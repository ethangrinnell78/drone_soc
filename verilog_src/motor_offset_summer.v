==> flow/design.v <==
module motor_offset_summer (motor_total_offset, pitch_offset, roll_offset, yaw_offset, throttle_offset, clk);
	output reg [10:0] motor_total_offset;	 
	input      [10:0] throttle_offset; 		 
	input      [10:0] pitch_offset; 		 
	input      [10:0] roll_offset; 			 
	input      [10:0] yaw_offset;			 
	input            clk;
	always@ (posedge clk )begin
		motor_total_offset <= throttle_offset+pitch_offset+roll_offset+yaw_offset+450;
	end
endmodule 
# Tool chain data of motor_offset_summer
# What the tools print for motor_offset_summer, step after step.
# Lines are those of the file above, counted from 1.
# Operators carry their Yosys type and port widths (W data, S select, Z words).
# Library cell names are shortened.
# Not given: --
dict set report design {
  top {motor_offset_summer}
  clock_port {clk}
  cell_library {sky130hd}
  lib_corner {tt_025C_1v80}
}

# After elaboration
# Counts by Yosys on the flattened word-level netlist (proc, flatten, opt, wreduce; memories kept). Register bits leave out memories and registers merged into their read ports (data or address); mux counts leave out enables and synchronous resets folded into registers. Print and check cells are left out. Cells with the same type and inputs are merged into one.
dict set report bits {
  elab_cells 5
  register_bits 11
  out_inout_bits 11
}
dict set report op_classes {
  addsub 4
}
# operator count
set ops {}
lappend ops {{$add A11 B11 Y11} 3}
lappend ops {{$add A11 B9 Y11 const B} 1}

# Depth
# Longest topological path by Yosys (ltp), each cell counted once; first at word level (registers and memories cut), then after technology mapping (sequential cells cut; the memories' decode and read muxes count).
dict set report depth {
  depth_word 4
  ABC_AREA 0
  mapped_depth 12
  depth_no_buf 12
}

# Netlist
# Yosys stat after the flow's synthesis: flattened, memories mapped to cells. It holds for the ABC_AREA given above (unset counts as 0); a run with the other value may have another netlist.
# The area totals of this step are shown rounded.
dict set report synth_totals {
  buffers 0
  ffs 11
  synth_area_mm2 0.001277
  stdcells 132
}
# cell count
set by_type {}
lappend by_type {fa_1 20}
lappend by_type {ha_1 18}
lappend by_type {dfxtp_1 11}
lappend by_type {inv_1 51}
lappend by_type {xnor2_1 8}
lappend by_type {xor2_1 5}
lappend by_type {a21oi_1 5}
lappend by_type {o41ai_2 1}
lappend by_type {a2111oi_2 1}
lappend by_type {a21o_1 2}
lappend by_type {nor2_1 2}
lappend by_type {o21a_1 1}
lappend by_type {o21bai_1 1}
lappend by_type {nand2b_1 1}
lappend by_type {nand4_1 1}
lappend by_type {o22ai_1 1}
lappend by_type {nand3_1 1}
lappend by_type {o21ai_0 1}
lappend by_type {nand2_1 1}

# Path before layout
# OpenSTA on the mapped netlist: ideal clock, no wires. The path of least setup slack (recovery checks aside). Input and output delay are each 20% of the period. Register names are those of the netlist, which keeps one name where synthesis merged equal registers.
dict set report synth_timing {
  kind {input to register}
  start {input throttle_offset[2]}
  end {register motor_total_offset[10]}
  t_first_pin_ns 0.760
  stages 11
  n_path_buf 0
  arrival_time_ns 3.363
  setup_ns 0.072
  delay_ns 2.675
  t_required_ns 3.728
  clock_period_ns 3.8
  path_slack_ns 0.365
  synth_period_reached_ns 3.435
}
# "delay_ns" is the arrival time less input delay plus setup time.
# "stages" counts driving pins, that of a launching flip-flop among them; a cell with two outputs on the path counts twice.
# "synth_period_reached_ns" = period - worst setup slack (recovery checks aside). The figure is calculated, with input and output delays left at 20% of the set period.
# The rows between start and end are the longest chain of elaborated cells between them; the timing report does not say that the signal goes this way. Where chains are equally long, one stands for them.
# Each line given opens the expression or statement behind the cell; cells for indexed reads and writes are added by Yosys, which also makes memories of some case tables.
dict set report synth_via {
  path_cell_list {inv_1 -> fa_1 -> inv_1 -> fa_1 -> ha_1 -> ha_1 -> fa_1 -> a21oi_1 -> o22ai_1 -> o41ai_2 -> xnor2_1}
  elab_chain_cells 4
}
# item line_no
set synth_lines {}
lappend synth_lines {{start, declared} 3} ;# input [10:0] throttle_offset;
lappend synth_lines {{$add A11 B11 Y11 x3} 9} ;# motor_total_offset <= throttle_offset+pitch_offset+roll_offset+yaw_offset+450;
lappend synth_lines {{$add A11 B9 Y11} 9}
lappend synth_lines {{end, assigned} 9}
lappend synth_lines {{end, declared} 2} ;# output reg [10:0] motor_total_offset;

# Timing after layout
# From the final timing report of run 1: the path of least setup slack in the routed layout; clock arrival at registers is part of the times.
dict set report layout_timing {
  kind {input to register}
  start {input throttle_offset[2]}
  end {register motor_total_offset[10]}
  setup_ns 0.08
  t_required_ns 4.68
  t_first_pin_ns 0.91
  path_slack_ns 0.48
  n_path_buf 1
  stages 12
  arrival_time_ns 4.20
  clock_period_ns 4.53
}
# The rows between start and end are the longest chain of elaborated cells between them; the timing report does not say that the signal goes this way. Where chains are equally long, one stands for them.
dict set report layout_via {
  path_cell_list {clkdlybuf4s50_1 -> inv_1 -> fa_1 -> inv_1 -> fa_1 -> ha_1 -> ha_1 -> fa_1 -> a21oi_1 -> o22ai_1 -> o41ai_2 -> xnor2_1}
  elab_chain_cells 4
}
# item line_no
set layout_lines {}
lappend layout_lines {{start, declared} 3} ;# input [10:0] throttle_offset;
lappend layout_lines {{$add A11 B11 Y11 x3} 9} ;# motor_total_offset <= throttle_offset+pitch_offset+roll_offset+yaw_offset+450;
lappend layout_lines {{$add A11 B9 Y11} 9}
lappend layout_lines {{end, assigned} 9}
lappend layout_lines {{end, declared} 2} ;# output reg [10:0] motor_total_offset;

# Record of 2 stored runs of the RTL-to-layout flow on motor_offset_summer, platform sky130hd. The runs are unordered. Constraints: input delay and output delay 20% of the set period each, output load 0.01 pF.
# "worst_path_ns" is the time allowed to the run's worst setup path (the clock period less input and output delay, where it has them) less its slack. Clock arrival times count: a late capture clock shortens it, a late launch clock lengthens it.
# By "totalPower_mw" is meant OpenSTA's value without simulated activity: inputs other than the clock are taken to toggle once in ten clock periods, and the tool carries that through the logic.
# Values from the reports are rounded here.
run="run 1" settings period_ns=4.53 CORE_UTILIZATION=26 SETUP_SLACK_MARGIN=-0.03 PLACE_DENSITY_LB_ADDON=0.28 CELL_PAD_IN_SITES_GLOBAL_PLACEMENT=3 CELL_PAD_IN_SITES_DETAIL_PLACEMENT=2 TNS_END_PERCENT=100 ABC_AREA=0 GPL_TIMING_DRIVEN=1 GPL_ROUTABILITY_DRIVEN=0 CTS_CLUSTER_DIAMETER=83 SLEW_MARGIN=10 MIN_ROUTING_LAYER="met1" MAX_ROUTING_LAYER="met5" CAP_MARGIN=20 CORE_MARGIN=2
run="run 1" results synthesis_area_mm2=0.001277 die_mm2=0.00549 layout_stdcell_area_mm2=0.001957 worst_setup_slack_ns=0.485 timing.setup.tns_ns=0.000 final_hold_ws_ns=1.293 totalPower_mw=0.7709 worst_path_ns=3.14 critical_path_kind="input to register"
run="run 2" settings period_ns=4.01 CORE_UTILIZATION=52 CAP_MARGIN=20 CORE_MARGIN=2 SLEW_MARGIN=20
run="run 2" results synthesis_area_mm2=0.001277 die_mm2=0.002869 layout_stdcell_area_mm2=0.001921 worst_setup_slack_ns=0.199 timing.setup.tns_ns=0.000 final_hold_ws_ns=1.161 totalPower_mw=0.8393 worst_path_ns=3.01 critical_path_kind="input to register"
