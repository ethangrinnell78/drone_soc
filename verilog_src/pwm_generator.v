==> flow/design.v <==
module pwm_generator(PWM_out, x_in, clk_in);   	
   output reg PWM_out = 0;           
   input [10:0] x_in;                 
   input        clk_in;               
   parameter DIVIDER_SIZE  = 100;    
   reg [9:0]  counter = 0;
   reg [15:0]  divider = 0;
   always@ (posedge clk_in )
     begin
	   if ( divider == DIVIDER_SIZE )
	     begin   
	       if ( counter < x_in + 12)
             PWM_out <= 1;
           else
             PWM_out <= 0;
	     counter <= counter+1;
	     divider <= 0;
	     end
	   else 
	     divider <= divider+1;
    end
endmodule
* Step by step through the tools: pwm_generator
The steps from the RTL of pwm_generator to its reports follow in flow order. Lines are those of the file above, counted from 1. Operators carry their Yosys type and port widths (W data, S select, Z words). Cell names lack the library's common part. Not given: -
Inputs: top pwm_generator, clock port clk_in, library sky130hd, corner tt_025C_1v80

* Word-level counts
Yosys after proc, flatten, opt, wreduce and memory -nomap, before mapping. Enables and synchronous resets that opt folds into registers are not counted as muxes. Memory bits, and registers merged into a memory's read port (data or address), are not among the register bits. Print and check cells are not counted. Equal cells are merged and count once.
Operators by class: $add $sub $neg 3, eq/ne operators 1, multiplexer cells 1, $lt $le $gt $ge 1
Operators by type and width (count):
- $add A16 B1 Y16 const B | 1
- $eq A16 B7 Y1 const B | 1
- $lt A10 B12 Y1 | 1
- $add A11 B4 Y12 const B | 1
- $add A10 B1 Y10 const B | 1
- $mux W1 | 1
Word-level totals: output and inout port bits 1, register bits after elaboration 27, input bits 12, word-level cells 9

* Logic depth
Longest topological path by Yosys (ltp), each cell counted once; first at word level (registers and memories cut), then after technology mapping (sequential cells cut; the memories' decode and read muxes count).
Depth: depth after elaboration 3, ABC_AREA 0, gate-level depth with buffers 10, gate-level depth less buffers 10

* Netlist
The flow's flattened synthesis, as Yosys stat reports it; memories are mapped. The netlist is that of the ABC_AREA named above (0 if unset); the other value can give another one. The area totals of this step are shown rounded.
Mapped netlist: flip-flop cells 27, mapped area 1500 um^2, sequential part of the area 650 um^2, buffers 1, cells in the netlist 142
Cells by type:
- edfxtp_1 | count 11, area in all 330.317 um^2
- dfxtp_1 | count 16, area in all 320.307 um^2
- ha_1 | count 13, area in all 162.656 um^2
- xnor2_1 | count 14, area in all 122.618 um^2
- xor2_1 | count 13, area in all 113.859 um^2
- nand3_1 | count 12, area in all 60.058 um^2
- nand4_1 | count 6, area in all 37.536 um^2
- nor2_1 | count 10, area in all 37.536 um^2
- and3_1 | count 5, area in all 31.28 um^2
- and4_1 | count 3, area in all 26.275 um^2
- inv_1 | count 7, area in all 26.275 um^2
- nand2_1 | count 6, area in all 22.522 um^2
- o21ai_0 | count 4, area in all 20.019 um^2
- a21oi_1 | count 3, area in all 15.014 um^2
- nor3_1 | count 3, area in all 15.014 um^2
- buf_6 | count 1, area in all 11.261 um^2
- and4_2 | count 1, area in all 10.01 um^2
- mux2i_1 | count 1, area in all 10.01 um^2
Not listed: further types 13, cells in them 13.

* Worst setup path after synthesis
OpenSTA on the mapped netlist: ideal clock, no wires. The path of least setup slack (recovery checks aside). Input and output delay are each 20% of the period. Register names are those of the netlist, which keeps one name where synthesis merged equal registers.
Timing post-synthesis: kind input port to flip-flop, from input port x_in[2], to register PWM_out, path buffers 0, arrival 1.858 ns, path delay 1.646 ns, slack -0.046 ns, launch time at the first pin 0.400 ns, required time 1.812 ns, input delay 0.400 ns, clock period 2.0 ns, stages 9, setup time 0.188 ns, period reached after synthesis 2.046 ns
"path delay" is the arrival time less input delay plus setup time. "stages": output pins that drive a net of the path, with the launching flip-flop's if there is one; two outputs of one cell count as two. "period reached after synthesis" is the clock period less the worst setup slack; recovery checks do not enter. This is arithmetic on one report: input and output delays are still those of the set period (20% each). The rows between start and end are the longest chain of elaborated cells between them; the timing report does not say that the signal goes this way. Where chains are equally long, one stands for them. A line is the first line of the expression or statement that the cell stems from. Yosys adds cells for indexed reads and writes and turns some case tables into memories.
On the way, post-synthesis: cell sequence inv_1 -> ha_1 -> nor2_1 -> nand3_1 -> xor2_1 -> ha_1 -> a21oi_1 -> a21boi_0 -> o41ai_1, cells in the longest elaborated chain 3, elaborated cells on any way between the ends 3, RTL lines with such cells 1, classes of those cells add/sub: 1; compare: 1; mux: 1
Ends and longest elaborated chain, post-synthesis:
- start: declaration | RTL line 3 | input [10:0] x_in;
- $add A11 B4 Y12 | RTL line 12 | if ( counter < x_in + 12)
- $lt A10 B12 Y1 | RTL line 12
- $mux W1 | RTL line 12
- end: assignment | RTL line 13 | PWM_out <= 1;
- end: assignment | RTL line 15 | PWM_out <= 0;
- end: declaration | RTL line 2 | output reg PWM_out = 0;

* Worst path after layout
From the final timing report of flow run A: the path of least setup slack in the routed layout; clock arrival at registers is part of the times.
Timing post-layout: kind input port to flip-flop, from input port x_in[2], to register PWM_out, setup time 0.20 ns, required time 3.39 ns, input delay 0.66 ns, path buffers 1, arrival 3.09 ns, slack 0.30 ns, stages 10, launch time at the first pin 0.66 ns, clock period 3.28 ns
The rows between start and end are the longest chain of elaborated cells between them; the timing report does not say that the signal goes this way. Where chains are equally long, one stands for them.
On the way, post-layout: cell sequence clkdlybuf4s50_1 -> inv_1 -> ha_1 -> nor2_1 -> nand3_1 -> xor2_1 -> ha_1 -> a21oi_1 -> a21boi_0 -> o41ai_1, cells in the longest elaborated chain 3, elaborated cells on any way between the ends 3, RTL lines with such cells 1, classes of those cells add/sub: 1; compare: 1; mux: 1
Ends and longest elaborated chain, post-layout:
- start: declaration | RTL line 3 | input [10:0] x_in;
- $add A11 B4 Y12 | RTL line 12 | if ( counter < x_in + 12)
- $lt A10 B12 Y1 | RTL line 12
- $mux W1 | RTL line 12
- end: assignment | RTL line 13 | PWM_out <= 1;
- end: assignment | RTL line 15 | PWM_out <= 0;
- end: declaration | RTL line 2 | output reg PWM_out = 0;

Ticket comment

Record of 2 stored runs of the RTL-to-layout flow on pwm_generator, platform sky130hd. The runs are unordered. Constraints: input delay and output delay 20% of the set period each, output load 0.01 pF.
"clock period achieved": clock period set for the run, less the worst setup slack. It is reckoned from that one timing run; input and output delays stay at 20% of the period that was set.
By "worst path time" is meant the share of the clock period that the worst setup path is allowed (20% is reserved at inputs, 20% at outputs), minus its slack. Clock arrival times at its registers enter into it.
"total power after layout" rests on the timing tool's default activity at the inputs, not on a simulated workload.
The measured numbers are rounded.

[flow run A] flow files
==> flow/run.sh <==
#!/bin/bash
# the make line also repeats the synthesis and layout settings of config.mk as NAME=value (left out here)
make -C /OpenROAD-flow-scripts/flow DESIGN_CONFIG=/design/flow/config.mk WORK_HOME=/design/flow/orfs CLKGATE_MAP_FILE= finish
==> flow/config.mk <==
export PLATFORM = sky130hd
export DESIGN_NAME = pwm_generator
export DESIGN_NICKNAME = pwm_generator
export VERILOG_FILES = /design/flow/design.v
export SDC_FILE = /design/flow/constraint.sdc
export NUM_CORES = 4
export LEC_CHECK = 0
export CAP_MARGIN = 20
export CELL_PAD_IN_SITES_DETAIL_PLACEMENT = 2
export CELL_PAD_IN_SITES_GLOBAL_PLACEMENT = 1
export CORE_MARGIN = 2
export CORE_UTILIZATION = 44
export GPL_ROUTABILITY_DRIVEN = 1
export GPL_TIMING_DRIVEN = 0
export HOLD_SLACK_MARGIN = 0.28
export MAX_ROUTING_LAYER = met4
export PLACE_DENSITY_LB_ADDON = 0.07
export SLEW_MARGIN = 35
export TNS_END_PERCENT = 60
==> flow/constraint.sdc <==
create_clock -name core_clock -period 3.28 [get_ports {clk_in}]
set_input_delay 0.6560 -clock core_clock [delete_from_list [all_inputs] [get_ports {clk_in}]]
set_output_delay 0.6560 -clock core_clock [all_outputs]
set_load 0.01 [all_outputs]

[flow run A] result: total negative slack on setup checks 0.000 ns; chip area after synthesis (Yosys) 1500 um^2; clock period achieved 2.979 ns; smallest hold slack 0.47 ns; worst setup slack after layout 0.30 ns; area inside the die boundary 3800 um^2; worst path time 2.32 ns; type of the worst setup path input port to flip-flop; final design utilization 51%; total power after layout 0.53 mW; area of the standard cells in the finished layout 1700 um^2

[flow run B] flow files
==> flow/run.sh <==
#!/bin/bash
# the make line also repeats the synthesis and layout settings of config.mk as NAME=value (left out here)
make -C /OpenROAD-flow-scripts/flow DESIGN_CONFIG=/design/flow/config.mk WORK_HOME=/design/flow/orfs CLKGATE_MAP_FILE= finish
==> flow/config.mk <==
export PLATFORM = sky130hd
export DESIGN_NAME = pwm_generator
export DESIGN_NICKNAME = pwm_generator
export VERILOG_FILES = /design/flow/design.v
export SDC_FILE = /design/flow/constraint.sdc
export NUM_CORES = 4
export LEC_CHECK = 0
export CAP_MARGIN = 20
export CORE_MARGIN = 2
export CORE_UTILIZATION = 32
export SLEW_MARGIN = 20
==> flow/constraint.sdc <==
create_clock -name core_clock -period 2.24 [get_ports {clk_in}]
set_input_delay 0.4480 -clock core_clock [delete_from_list [all_inputs] [get_ports {clk_in}]]
set_output_delay 0.4480 -clock core_clock [all_outputs]
set_load 0.01 [all_outputs]

[flow run B] result: total negative slack on setup checks 0.000 ns; chip area after synthesis (Yosys) 1500 um^2; clock period achieved 2.113 ns; smallest hold slack 0.47 ns; worst setup slack after layout 0.13 ns; area inside the die boundary 5200 um^2; worst path time 1.67 ns; type of the worst setup path input port to flip-flop; final design utilization 41%; total power after layout 0.85 mW; area of the standard cells in the finished layout 1800 um^2
